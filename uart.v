==> flow/design.v <==
module uart_tx(
    input [7:0] data_bus,
    input byte_ready,
    input ld_tx_datareg,
    input t_byte,
    input clk,
    input reset_,
    output serial_out
);
    reg [7:0] tx_datareg;
    reg [8:0] tx_shiftreg;
    reg ld_tx_shiftreg;
    reg [2:0] state, next_state;
    reg [2:0] bit_count;
    reg clr;
    reg shift;
    reg start;
    parameter idle = 3'b001;
    parameter waiting = 3'b010;
    parameter sending = 3'b100;
    parameter all_ones = 9'b111111111;
    assign serial_out = tx_shiftreg[0];  
    always @ (state or bit_count or t_byte or byte_ready)
    begin
        ld_tx_shiftreg = 0;
        clr = 0;
        shift = 0;
        start = 0;
        next_state = state;
        case(state)
            idle:
                if(byte_ready == 1)
                begin
                    ld_tx_shiftreg = 1;
                    next_state = waiting;
                end
            waiting:
                if(t_byte == 1)
                begin
                    start = 1;
                    next_state = sending;
                end
            sending:
                if(bit_count != 9)
                    shift = 1;
                else
                begin
                    clr = 1;
                    next_state = idle;
                end
            default: next_state = idle;
        endcase
    end
    always @ (posedge clk or negedge reset_)
    begin
        if(reset_ == 0)
            state <= idle;
        else
            state <= next_state;
    end
    always @ (posedge clk or negedge reset_)
    begin
        if(reset_ == 0)
        begin
            tx_shiftreg <= all_ones;
            bit_count <= 0; end
        else
        begin
            if(ld_tx_datareg == 1)
                tx_datareg <= data_bus;
            if(ld_tx_shiftreg == 1)
                tx_shiftreg <= {tx_datareg, 1'b1};
            if(start == 1)
                tx_shiftreg[0] <= 0;
            if(clr == 1)
                bit_count <= 0;
            else if(shift == 1)
                bit_count <= bit_count+1;
            if(shift == 1)
                tx_shiftreg <= {1'b1, tx_shiftreg[8:1]};
        end
    end
endmodule
module uart_rx(
    output reg [7:0] rx_datareg,
    output reg error1, error2,
    output rx_handshake,  
    input serial_in,
    input sample_clk,
    input reset_,
    input host_not_ready  
);
    parameter idle = 2'b00;
    parameter starting = 2'b01;
    parameter receiving = 2'b11;
    reg [7:0] rx_shiftreg;
    reg [3:0] sample_counter;
    reg [4:0] bit_counter;
    reg [1:0] state, next_state;
    reg inc_bit_counter, clr_bit_counter, inc_sample_counter, clr_sample_counter, shift, load, rx_handshake;
    always @(state or serial_in or host_not_ready or sample_counter or bit_counter)
    begin
        rx_handshake = 0;
        clr_sample_counter = 0;
        clr_bit_counter = 0;
        inc_sample_counter = 0;
        inc_bit_counter = 0;
        shift = 0;
        error1 = 0;
        error2 = 0;
        load = 0;
        next_state = state;
        case (state)
            idle: if(serial_in == 0) next_state = starting;
            starting:
                begin
                    if(serial_in == 1)
                    begin
                        next_state = idle;
                        clr_sample_counter = 1;
                    end
                    else if(sample_counter == 3)  
                    begin
                        next_state = receiving;
                        clr_sample_counter = 1;
                    end
                    else inc_sample_counter = 1;
                end
            receiving:
                begin
                    if(sample_counter < 7)  
                    begin
                        inc_sample_counter = 1;
                    end
                    else
                    begin
                       clr_sample_counter = 1;
                       if(bit_counter != 8)
                       begin
                           shift = 1;
                           inc_bit_counter = 1;
                       end
                       else
                       begin
                           next_state = idle;
                           rx_handshake = 1;
                           clr_bit_counter = 1;
                           if(host_not_ready == 1)
                                error1 = 1;
                           else if(serial_in == 0)
                                error2 = 1;
                           else
                               load = 1;
                       end
                    end
                end
            default: next_state = idle;
        endcase
    end
    always @ (posedge sample_clk)
    begin
        if(reset_ == 0)
        begin
            state <= idle;
            sample_counter <= 0;
            bit_counter <= 0;
            rx_datareg <= 0;
            rx_shiftreg <= 0;
        end
        else begin
            state <= next_state;
            if(clr_sample_counter == 1)
                sample_counter <= 0;
            else if(inc_sample_counter == 1)
                sample_counter <= sample_counter + 1;
            if(clr_bit_counter == 1)
                bit_counter <= 0;
            else if(inc_bit_counter == 1)
                bit_counter <= bit_counter + 1;
            if(shift == 1)
                rx_shiftreg <= {serial_in, rx_shiftreg[7:1]};
            if(load == 1)
                rx_datareg <= rx_shiftreg;
        end
    end
endmodule
== From RTL to reports: uart_tx ==
What the tools print for uart_tx, step after step.
Line numbers count from 1 in the design file above.
Cell names lack the library's common part.
Not given: n/a

* Top module: uart_tx
* Clock input: clk
* Standard-cell library: sky130hd
* Library corner: tt_025C_1v80

== After elaboration ==
Counts by Yosys on the flattened word-level netlist (proc, flatten, opt, wreduce; memories kept). Register bits leave out memories and registers merged into their read ports (data or address). Print and check cells are left out. Cells with the same type and inputs are merged into one.

* Bits in writable memories: 0
* Memory bits (read-only): 0
* Input bits: 13
* Flip-flop bits (word level): 20
* Latch bits: 0
* Memory cells: 0
* Word width x clocked read ports: 0

* Equality and inequality tests: 5
* $lt $le $gt $ge: 0
* Div/mod/pow operators: 0
* Bitwise operators: 1
* Reductions and logical operators: 4
* Shift-type cells: 0
* Add/sub/neg operators: 0
* Multipliers: 0
* Muxes and demuxes: 13

{| class="wikitable"
|+ Operators by type and width
! kind !! count
|-
| two-way mux 8 bit || 2
|-
| parallel mux 3 bit (select 3 bit) || 1
|-
| two-way mux 1 bit || 8
|-
| two-way mux 3 bit || 2
|-
| != test 2 bit with constant B || 2
|-
| == test 3 x 1 -> 1 bit with constant B || 1
|-
| == test 3 x 2 -> 1 bit with constant B || 1
|-
| == test 3 bit with constant B || 1
|-
| AND reduction 3 bit || 1
|-
| nonzero test 3 bit || 1
|-
| AND reduction 2 bit || 1
|-
| nonzero test 2 bit || 1
|-
| NOT 1 bit || 1
|}

== Longest topological paths ==
Longest topological path by Yosys (ltp), each cell counted once; first at word level (registers and memories cut), then after technology mapping (sequential cells cut; the memories' decode and read muxes count).

* Word-level depth: 5
* ABC_AREA: 0
* Gate-level depth with buffers: 3
* Mapped depth without buffers: 2

== Netlist ==
Yosys stat after the flow's synthesis: flattened, memories mapped to cells. It holds for the ABC_AREA given above (unset counts as 0); a run with the other value may have another netlist.

{| class="wikitable"
|+ Cells by type
! cell !! count !! total area (um^2)
|-
| dfstp_2 || 10 || 262.752
|-
| edfxtp_1 || 8 || 240.23
|-
| nand4b_1 || 7 || 61.309
|-
| dfrtp_1 || 2 || 50.048
|-
| buf_6 || 4 || 45.043
|-
| o311ai_1 || 5 || 43.792
|-
| o311ai_2 || 2 || 32.531
|-
| inv_1 || 8 || 30.029
|-
| nand2_1 || 8 || 30.029
|-
| nand2_4 || 1 || 11.261
|-
| o21ai_0 || 2 || 10.01
|-
| a211o_1 || 1 || 8.758
|-
| and2_4 || 1 || 8.758
|-
| and2b_2 || 1 || 8.758
|-
| a21o_1 || 1 || 7.507
|-
| and3_2 || 1 || 7.507
|-
| and2_1 || 1 || 6.256
|-
| a21oi_1 || 1 || 5.005
|}

* Buffers: 4
* Area of sequential cells: 553.0 um^2
* Cell count: 64
* Chip area (Yosys): 869.6 um^2
* Mapped flip-flops: 20

== Timing after synthesis ==
OpenSTA on the mapped netlist: ideal clock, no wires. The path of least setup slack (recovery checks aside). Input and output delay are each 20% of the period. Register names are those of the netlist, which keeps one name where synthesis merged equal registers.

* Path kind: input to register
* From: input port ld_tx_datareg
* To: register tx_datareg[0]
* Path delay: 595 ps
* Arrival time: 751 ps
* Slack: 1357 ps
* Clock period: 2440 ps
* Driving pins on the path: 1
* Synthesis period reached: 1083 ps

"path delay" = arrival - input delay + setup time.
"driving pins on the path": output pins that drive a net of the path, with the launching flip-flop's if there is one; two outputs of one cell count as two.
"synthesis period reached" is the clock period less the worst setup slack; recovery checks do not enter. This is arithmetic on one report: input and output delays are still those of the set period (20% each).
The rows between start and end are the longest chain of elaborated cells between them; the timing report does not say that the signal goes this way. Where chains are equally long, one stands for them.
Each line given opens the expression or statement behind the cell; cells for indexed reads and writes are added by Yosys, which also makes memories of some case tables.

* Path through: and2_1
* Cells in the longest elaborated chain: 1
* Elaborated cells on any way between the ends: 1
* RTL lines with such cells: 0
* Those cells by class: reduce/logical (1)

{| class="wikitable"
|+ RTL lines, path post-synthesis
! element !! RTL line !! source
|-
| from (decl) || 4 || <nowiki>input ld_tx_datareg,</nowiki>
|-
| AND reduction 2 bit || n/a ||
|-
| to (assign) || 70 || <nowiki>tx_datareg <= data_bus;</nowiki>
|-
| to (decl) || 10 || <nowiki>reg [7:0] tx_datareg;</nowiki>
|}

== Timing after layout ==
Path of least setup slack in the final report of entry A (OpenROAD, finished layout, wires in). Where an end is a register, its clock arrival counts in the times.
The path's times are printed in steps of 10 ps; the period is the one set.

* Path kind: register to output
* From: register tx_shiftreg[0]
* To: output port serial_out
* Output delay: 350 ps
* Arrival time: 1130 ps
* Clock period: 1750 ps
* Driving pins on the path: 2
* Slack: 270 ps

A register here has more assigning lines than the two given.

* Path through: dfstp_2 dlygate4sd2_1
* Cells in the longest elaborated chain: 0
* Elaborated cells on any way between the ends: 0
* RTL lines with such cells: 0

{| class="wikitable"
|+ RTL lines, path post-layout
! element !! RTL line !! source
|-
| from (decl) || 11 || <nowiki>reg [8:0] tx_shiftreg;</nowiki>
|-
| from (assign) || 65 || <nowiki>tx_shiftreg <= all_ones;</nowiki>
|-
| from (assign) || 72 || <nowiki>tx_shiftreg <= {tx_datareg, 1'b1};</nowiki>
|-
| to (decl) || 8 || <nowiki>output serial_out</nowiki>
|}

Subject: uart_tx on sky130hd, stored results

Hello all,

Stored flow runs of uart_tx (2 of them; Yosys, OpenROAD, sky130hd). They differ in their settings and are not a sequence. Constraints: input delay and output delay 20% of the set period each, output load 0.01 pF.
"worst setup path time" is the time allowed to the run's worst setup path (the clock period less input and output delay, where it has them) less its slack. Clock arrival times count: a late capture clock shortens it, a late launch clock lengthens it.
"power" is the tool's figure for a default switching activity; nothing was simulated.
"worst setup path time" is given in steps of 10 ps.

Entry A
==> flow/run.sh <==
#!/bin/bash
# the make line also repeats the synthesis and layout settings of config.mk as NAME=value (left out here)
make -C /OpenROAD-flow-scripts/flow DESIGN_CONFIG=/design/flow/config.mk WORK_HOME=/design/flow/orfs CLKGATE_MAP_FILE= finish
==> flow/config.mk <==
export PLATFORM = sky130hd
export DESIGN_NAME = uart_tx
export DESIGN_NICKNAME = uart_tx
export VERILOG_FILES = /design/flow/design.v
export SDC_FILE = /design/flow/constraint.sdc
export NUM_CORES = 4
export LEC_CHECK = 0
export CAP_MARGIN = 20
export CELL_PAD_IN_SITES_DETAIL_PLACEMENT = 2
export CORE_ASPECT_RATIO = 0.7
export CORE_MARGIN = 2
export CORE_UTILIZATION = 48
export GPL_ROUTABILITY_DRIVEN = 1
export PLACE_DENSITY_LB_ADDON = 0.22
export SETUP_SLACK_MARGIN = 0.15
export SLEW_MARGIN = 20
==> flow/constraint.sdc <==
create_clock -name core_clock -period 1.75 [get_ports {clk}]
set_input_delay 0.3500 -clock core_clock [delete_from_list [all_inputs] [get_ports {clk}]]
set_output_delay 0.3500 -clock core_clock [all_outputs]
set_load 0.01 [all_outputs]

==> results of entry A <==
chip area after synthesis (Yosys): 869.6 um^2
die area: 2173.4 um^2
utilization: 64.0%
worst setup slack after layout: 265 ps
total negative slack: 0 ps
power: 1199 µW
worst setup path time: 1130 ps
worst setup path kind: register to output

Entry B
==> flow/run.sh <==
#!/bin/bash
# the make line also repeats the synthesis and layout settings of config.mk as NAME=value (left out here)
make -C /OpenROAD-flow-scripts/flow DESIGN_CONFIG=/design/flow/config.mk WORK_HOME=/design/flow/orfs CLKGATE_MAP_FILE= finish
==> flow/config.mk <==
export PLATFORM = sky130hd
export DESIGN_NAME = uart_tx
export DESIGN_NICKNAME = uart_tx
export VERILOG_FILES = /design/flow/design.v
export SDC_FILE = /design/flow/constraint.sdc
export NUM_CORES = 4
export LEC_CHECK = 0
export ABC_AREA = 0
export CAP_MARGIN = 35
export CELL_PAD_IN_SITES_DETAIL_PLACEMENT = 0
export CORE_MARGIN = 2
export CORE_UTILIZATION = 61
export HOLD_SLACK_MARGIN = 0.03
export MIN_ROUTING_LAYER = met1
export SLEW_MARGIN = 20
==> flow/constraint.sdc <==
create_clock -name core_clock -period 0.928 [get_ports {clk}]
set_input_delay 0.1856 -clock core_clock [delete_from_list [all_inputs] [get_ports {clk}]]
set_output_delay 0.1856 -clock core_clock [all_outputs]
set_load 0.01 [all_outputs]

==> results of entry B <==
chip area after synthesis (Yosys): 869.6 um^2
die area: 1743.5 um^2
utilization: 85.1%
worst setup slack after layout: -199 ps
total negative slack: -1262 ps
power: 2003 µW
worst setup path time: 940 ps
worst setup path kind: register to output

Thanks
